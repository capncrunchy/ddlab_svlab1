==> flow/design.v <==
module comparator #(
    parameter WIDTH = 16
)(
    input  logic [WIDTH-1:0]   a, b,
    output logic               x_lt_y,
    output logic               x_ne_y
);
    assign x_lt_y = (a < b);
    assign x_ne_y = (a != b);
endmodule
module gcd_fsm (
    input  logic clk,
    input logic rst,
    input logic go,
    input logic x_ne_y,
    input logic x_lt_y,
    output logic x_sel,
    output logic x_en,
    output logic y_sel,
    output logic y_en,
    output logic output_en,
    output logic done
);
typedef enum logic [2:0] {
    S_IDLE,        
    S_LOAD,        
    S_COMPARE,     
    S_SUB_X,       
    S_SUB_Y,       
    S_DONE         
} state_t;
state_t state, next_state;
always_ff@(posedge clk or posedge rst) begin
    if(rst) state <= S_IDLE;
    else state <= next_state;
end
always_comb begin
    x_sel     = 0;
    y_sel     = 0;
    x_en      = 0;
    y_en      = 0;
    output_en = 0;
    done      = 0;
    next_state = state;
    case(state)
        S_IDLE: begin
            if(go) next_state = S_LOAD;
        end
        S_LOAD: begin
            x_sel = 0;
            y_sel = 0;
            x_en = 1;
            y_en = 1;
            next_state = S_COMPARE;
        end
        S_COMPARE: begin
            if (!x_ne_y) begin
                output_en = 1;
                next_state = S_DONE;
            end
            else if (x_lt_y)
                next_state = S_SUB_Y;
            else
                next_state = S_SUB_X;
        end
        S_SUB_X: begin
            x_sel = 1;   
            x_en  = 1;
            next_state = S_COMPARE;
        end
        S_SUB_Y: begin
            y_sel = 1;   
            y_en  = 1;
            next_state = S_COMPARE;
        end
        S_DONE: begin
            done      = 1;
            if (go)
                next_state = S_LOAD;
        end
        default:begin
            next_state = S_IDLE;
        end
    endcase
end
endmodule
module datapath #(
    parameter WIDTH = 16
)(
    input  logic               clk,
    input  logic               rst,
    input  logic               x_sel,
    input  logic               x_en,
    input  logic               y_sel,
    input  logic               y_en,
    input  logic [WIDTH-1:0]   x,
    input  logic [WIDTH-1:0]   y,
    input  logic               output_en,
    output logic [WIDTH-1:0]   out_data,  
    output logic               x_lt_y,
    output logic               x_ne_y
);
logic [WIDTH-1:0] sub0_out, regX_in, sub1_out, regY_in, regX_out, regY_out;
mux2x1 mux0(x_sel, x, sub0_out, regX_in);
mux2x1 mux1(y_sel, y, sub1_out, regY_in);
regg regX(clk, rst, x_en, regX_in, regX_out);
regg regY(clk, rst, y_en, regY_in, regY_out);
comparator comp(regX_out, regY_out, x_lt_y, x_ne_y);
subtractor sub0(regX_out, regY_out, sub0_out);
subtractor sub1(regY_out, regX_out, sub1_out);
regg regOut(clk, rst, output_en, regX_out, out_data);
endmodule
module GCD_Calculator #(
    parameter  int WIDTH  = 4
) (
    input  logic clk,
    input  logic rst,
    input  logic go,
    input  logic [ WIDTH-1:0] x,
    input  logic [ WIDTH-1:0] y,
    output logic [WIDTH-1:0] out,
    output logic done
);
    logic x_ne_y_from_datapath, x_lt_y_from_datapath, x_sel_to_datapath, x_en_to_datapath, y_sel_to_datapath, y_en_to_datapath, output_en_to_datapath;
    gcd_fsm controller(
    .clk(clk),
    .rst(rst),
    .go(go),
    .x_ne_y(x_ne_y_from_datapath),  
    .x_lt_y(x_lt_y_from_datapath),  
    .x_sel(x_sel_to_datapath),  
    .x_en(x_en_to_datapath),  
    .y_sel(y_sel_to_datapath),  
    .y_en(y_en_to_datapath),  
    .output_en(output_en_to_datapath),  
    .done(done)
  );
    datapath #(.WIDTH(WIDTH)) datapath (
    .clk(clk),
    .rst(rst),
    .x(x),
    .y(y),
    .x_sel(x_sel_to_datapath),
    .x_en(x_en_to_datapath),
    .y_sel(y_sel_to_datapath),
    .y_en(y_en_to_datapath),
    .output_en(output_en_to_datapath),
    .x_lt_y(x_lt_y_from_datapath),
    .x_ne_y(x_ne_y_from_datapath),
    .out_data(out)
);
endmodule
module mux2x1 #(
    parameter WIDTH = 16
)(
    input  logic               sel,
    input  logic [WIDTH-1:0]   a, b,
    output logic [WIDTH-1:0]   y
);
    always_comb begin
        y = (sel) ? b : a;
    end
endmodule
module regg #(
    parameter WIDTH = 16
)(
    input  logic               clk,
    input  logic               rst,
    input  logic               en,
    input  logic [WIDTH-1:0]   d,
    output logic [WIDTH-1:0]   q
);
    always_ff @(posedge clk or posedge rst) begin
        if (rst)
            q <= '0;
        else if (en)
            q <= d;
    end
endmodule
module subtractor #(
    parameter WIDTH = 16
)(
    input  logic [WIDTH-1:0]   a, b,
    output logic [WIDTH-1:0]   result
);
    assign result = a - b;
endmodule
* Reports on GCD_Calculator
What the tools print for GCD_Calculator, step after step.
Line numbers count from 1 in the design file above.
The mark -- stands for no value.
- Design top :: GCD_Calculator
- Clock port :: clk
- Library :: sky130hd
- Corner :: tt_025C_1v80

* After elaboration
Yosys after proc, flatten, opt, wreduce and memory -nomap, before mapping. Memory bits, and registers merged into a memory's read port (data or address), are not among the register bits. Print and check cells are not counted. Equal cells are merged and count once.
- Bits of input ports :: 11
- Flip-flop bits (word level) :: 15
- Elaborated cells :: 32
- Reduce/logical cells :: 5
- Mux-type cells :: 13
- Order comparisons :: 1
- Equal/unequal tests :: 7
- Add/sub/neg operators :: 2
** Operators by type and width (count)
- case mux 3 bit (select 3 bit) :: 1
- two-way mux 3 bit :: 3
- subtractor 4 bit :: 2
- two-way mux 4 bit :: 2
- two-way mux 1 bit :: 7
- OR reduction 2 bit :: 3
- == test 3 x 2 -> 1 bit with constant B :: 2
- == test 3 bit with constant B :: 2
- less-than comparator 4 bit :: 1
- != test 4 bit :: 1
- == test 3 x 1 -> 1 bit with constant B :: 1
- zero test 3 bit :: 1
- OR reduction 3 bit :: 1
- != test 2 x 1 -> 1 bit with constant B :: 1

* Longest topological paths
Longest topological path by Yosys (ltp), each cell counted once; first at word level (registers and memories cut), then after technology mapping (sequential cells cut; the memories' decode and read muxes count).
- Word-level depth :: 4
- ABC_AREA :: 0
- Mapped depth :: 7

* After synthesis
The flow's flattened synthesis, as Yosys stat reports it; memories are mapped. The netlist is that of the ABC_AREA named above (0 if unset); the other value can give another one.
** Cells by type
- sky130_fd_sc_hd__dfrtp_1 :: count 17, area in all 425.408 µm²
- sky130_fd_sc_hd__ha_1 :: count 7, area in all 87.584 µm²
- sky130_fd_sc_hd__mux2i_1 :: count 5, area in all 50.048 µm²
- sky130_fd_sc_hd__mux2_2 :: count 4, area in all 45.043 µm²
- sky130_fd_sc_hd__fa_1 :: count 2, area in all 40.038 µm²
- sky130_fd_sc_hd__inv_1 :: count 10, area in all 37.536 µm²
- sky130_fd_sc_hd__nor2_1 :: count 8, area in all 30.029 µm²
- sky130_fd_sc_hd__o21ai_0 :: count 6, area in all 30.029 µm²
- sky130_fd_sc_hd__dfstp_2 :: count 1, area in all 26.275 µm²
- sky130_fd_sc_hd__a211oi_1 :: count 3, area in all 22.522 µm²
- sky130_fd_sc_hd__nand2_1 :: count 6, area in all 22.522 µm²
- sky130_fd_sc_hd__a21oi_1 :: count 4, area in all 20.019 µm²
- sky130_fd_sc_hd__a31o_1 :: count 2, area in all 17.517 µm²
- sky130_fd_sc_hd__buf_4 :: count 2, area in all 15.014 µm²
- sky130_fd_sc_hd__o21a_1 :: count 2, area in all 15.014 µm²
- sky130_fd_sc_hd__nor2b_1 :: count 2, area in all 12.512 µm²
- sky130_fd_sc_hd__or3_1 :: count 2, area in all 12.512 µm²
- sky130_fd_sc_hd__or3_4 :: count 1, area in all 11.261 µm²
Not listed: further types 8, cells in them 9.
- Mapped cells :: 93
- Buffers :: 4
- Flip-flops :: 18
- Chip area (Yosys) :: 0.0009809 mm²
By module: a second synthesis without flattening, with its own total; a netlist apart from the flattened one above.
- Cell total of the unflattened synthesis :: 479
- Area (unflattened synthesis) :: 0.0047896 mm²
Rows give one instance, submodules left out.
** Modules
- regg :: area 0.0006531 mm², cells 35, sequential area 0.0004004 mm², times used 3
- subtractor :: area 0.0008521 mm², cells 130, sequential area 0 mm², times used 2
- mux2x1 :: area 0.000249 mm², cells 18, sequential area 0 mm², times used 2
- comparator :: area 0.0003966 mm², cells 58, sequential area 0 mm², times used 1
- gcd_fsm :: area 0.0002277 mm², cells 19, sequential area 0.0001514 mm², times used 1
- datapath (WIDTH=4) :: area 0.0000038 mm², cells 1, sequential area 0 mm², times used 1
- GCD_Calculator :: area 0 mm², cells 0, sequential area 0 mm², times used 1

* Timing after synthesis
OpenSTA on the mapped netlist: ideal clock, no wires. The path of least setup slack (recovery checks aside). Input and output delay are each 20% of the period. Register names are those of the netlist, which keeps one name where synthesis merged equal registers.
- Path kind :: reg-to-reg
- Start :: reg datapath.regX.q[1]
- End :: reg datapath.regY.q[3]
- Required time :: 2.400 ns
- Path delay :: 1.708 ns
- Data arrival time :: 1.588 ns
- Clock period :: 2.52 ns
- Library setup time :: 0.120 ns
- Launch time at the first pin :: 0.000 ns
- Path slack :: 0.812 ns
- Stages :: 7
- Period reached after synthesis :: 1.708 ns
"path delay" is the arrival time less input delay plus setup time.
"stages" counts driving pins, that of a launching flip-flop among them; a cell with two outputs on the path counts twice.
"period reached after synthesis" = period - worst setup slack (recovery checks aside). The figure is calculated, with input and output delays left at 20% of the set period.
The rows between start and end are the longest chain of elaborated cells between them; the timing report does not say that the signal goes this way. Where chains are equally long, one stands for them.
Each line given opens the expression or statement behind the cell; cells for indexed reads and writes are added by Yosys, which also makes memories of some case tables.
- Cell sequence :: sky130_fd_sc_hd__dfrtp_1 sky130_fd_sc_hd__inv_1 sky130_fd_sc_hd__ha_1 sky130_fd_sc_hd__nor2b_1 sky130_fd_sc_hd__o21a_1 sky130_fd_sc_hd__or3_1 sky130_fd_sc_hd__a31o_1
- Length of the longest elaborated chain :: 2
- Elaborated cells between the ends (all ways) :: 2
- Source lines of those cells :: 2
** Ends and longest elaborated chain, post-synthesis
- from (decl) :: RTL line 171 : output logic [WIDTH-1:0]   q
- from (assign) :: RTL line 175 : q <= '0;
- from (assign) :: RTL line 177 : q <= d;
- subtractor 4 bit :: RTL line 186 : assign result = a - b;
- two-way mux 4 bit :: RTL line 161 : y = (sel) ? b : a;
- to (assign) :: RTL line 175
- to (assign) :: RTL line 177
- to (decl) :: RTL line 171

* Worst path after layout
Path of least setup slack in the final report of run A (OpenROAD, finished layout, wires in). Where an end is a register, its clock arrival counts in the times.
- Path kind :: reg-to-reg
- Start :: reg datapath.regX.q[2]
- End :: reg datapath.regOut.q[1]
- Required time :: 2.29 ns
- Library setup time :: 0.10 ns
- Data arrival time :: 1.94 ns
- Path slack :: 0.36 ns
- Launch time at the first pin :: 0.31 ns
- Stages :: 7
- Clock period :: 2.1 ns
The rows between start and end are the longest chain of elaborated cells between them; the timing report does not say that the signal goes this way. Where chains are equally long, one stands for them.
- Cell sequence :: sky130_fd_sc_hd__dfrtp_1 sky130_fd_sc_hd__inv_1 sky130_fd_sc_hd__ha_1 sky130_fd_sc_hd__nand4_1 sky130_fd_sc_hd__inv_1 sky130_fd_sc_hd__nand2_2 sky130_fd_sc_hd__mux2_2
- Length of the longest elaborated chain :: 3
- Elaborated cells between the ends (all ways) :: 3
- Source lines of those cells :: 3
** Ends and longest elaborated chain, after layout
- from (decl) :: RTL line 171 : output logic [WIDTH-1:0]   q
- from (assign) :: RTL line 175 : q <= '0;
- from (assign) :: RTL line 177 : q <= d;
- != test 4 bit :: RTL line 9 : assign x_ne_y = (a != b);
- two-way mux 1 bit :: RTL line 57 : if (!x_ne_y) begin
- two-way mux 1 bit :: RTL line 45 : case(state)
- to (assign) :: RTL line 175
- to (assign) :: RTL line 177
- to (decl) :: RTL line 171

GCD_Calculator through Yosys and OpenROAD on sky130hd: 2 stored runs, unordered, with their settings and measured results. The constraints put input and output delay at 20% of the set period each and load the outputs with 0.01 pF.
"clock period reached" means the clock period less the worst setup slack. The figure is calculated, with input and output delays left at 20% of the set period.
"time on the worst setup path" is the time allowed to the run's worst setup path (the clock period less input and output delay, where it has them) less its slack. Clock arrival times count: a late capture clock shortens it, a late launch clock lengthens it.

** Run A
- Settings :: period_ns=2.1; SETUP_SLACK_MARGIN=0.27; CAP_MARGIN=20; CORE_MARGIN=2; CORE_UTILIZATION=40; SLEW_MARGIN=20
- Time on the worst setup path :: 1.74 ns
- Class of the worst setup path :: reg-to-reg
- Total negative slack :: 0.000 ns
- Final design utilization :: 0.529
- Lowest setup slack :: 0.359 ns
- Area of the die :: 0.0028644 mm²
- Cell area after synthesis :: 0.0009809 mm²
- Clock period reached :: 1.741 ns

** Run B
- Settings :: period_ns=2.47; CORE_UTILIZATION=27; SETUP_SLACK_MARGIN=0.53; CORE_MARGIN=4; CELL_PAD_IN_SITES_GLOBAL_PLACEMENT=3; GPL_TIMING_DRIVEN=1; CTS_CLUSTER_SIZE=70; SLEW_MARGIN=30; CAP_MARGIN=20
- Clock period reached :: 1.805 ns
- Area of the die :: 0.0046615 mm²
- Final design utilization :: 0.351
- Total negative slack :: 0.000 ns
- Time on the worst setup path :: 1.80 ns
- Class of the worst setup path :: reg-to-reg
- Lowest setup slack :: 0.665 ns
- Cell area after synthesis :: 0.0009809 mm²
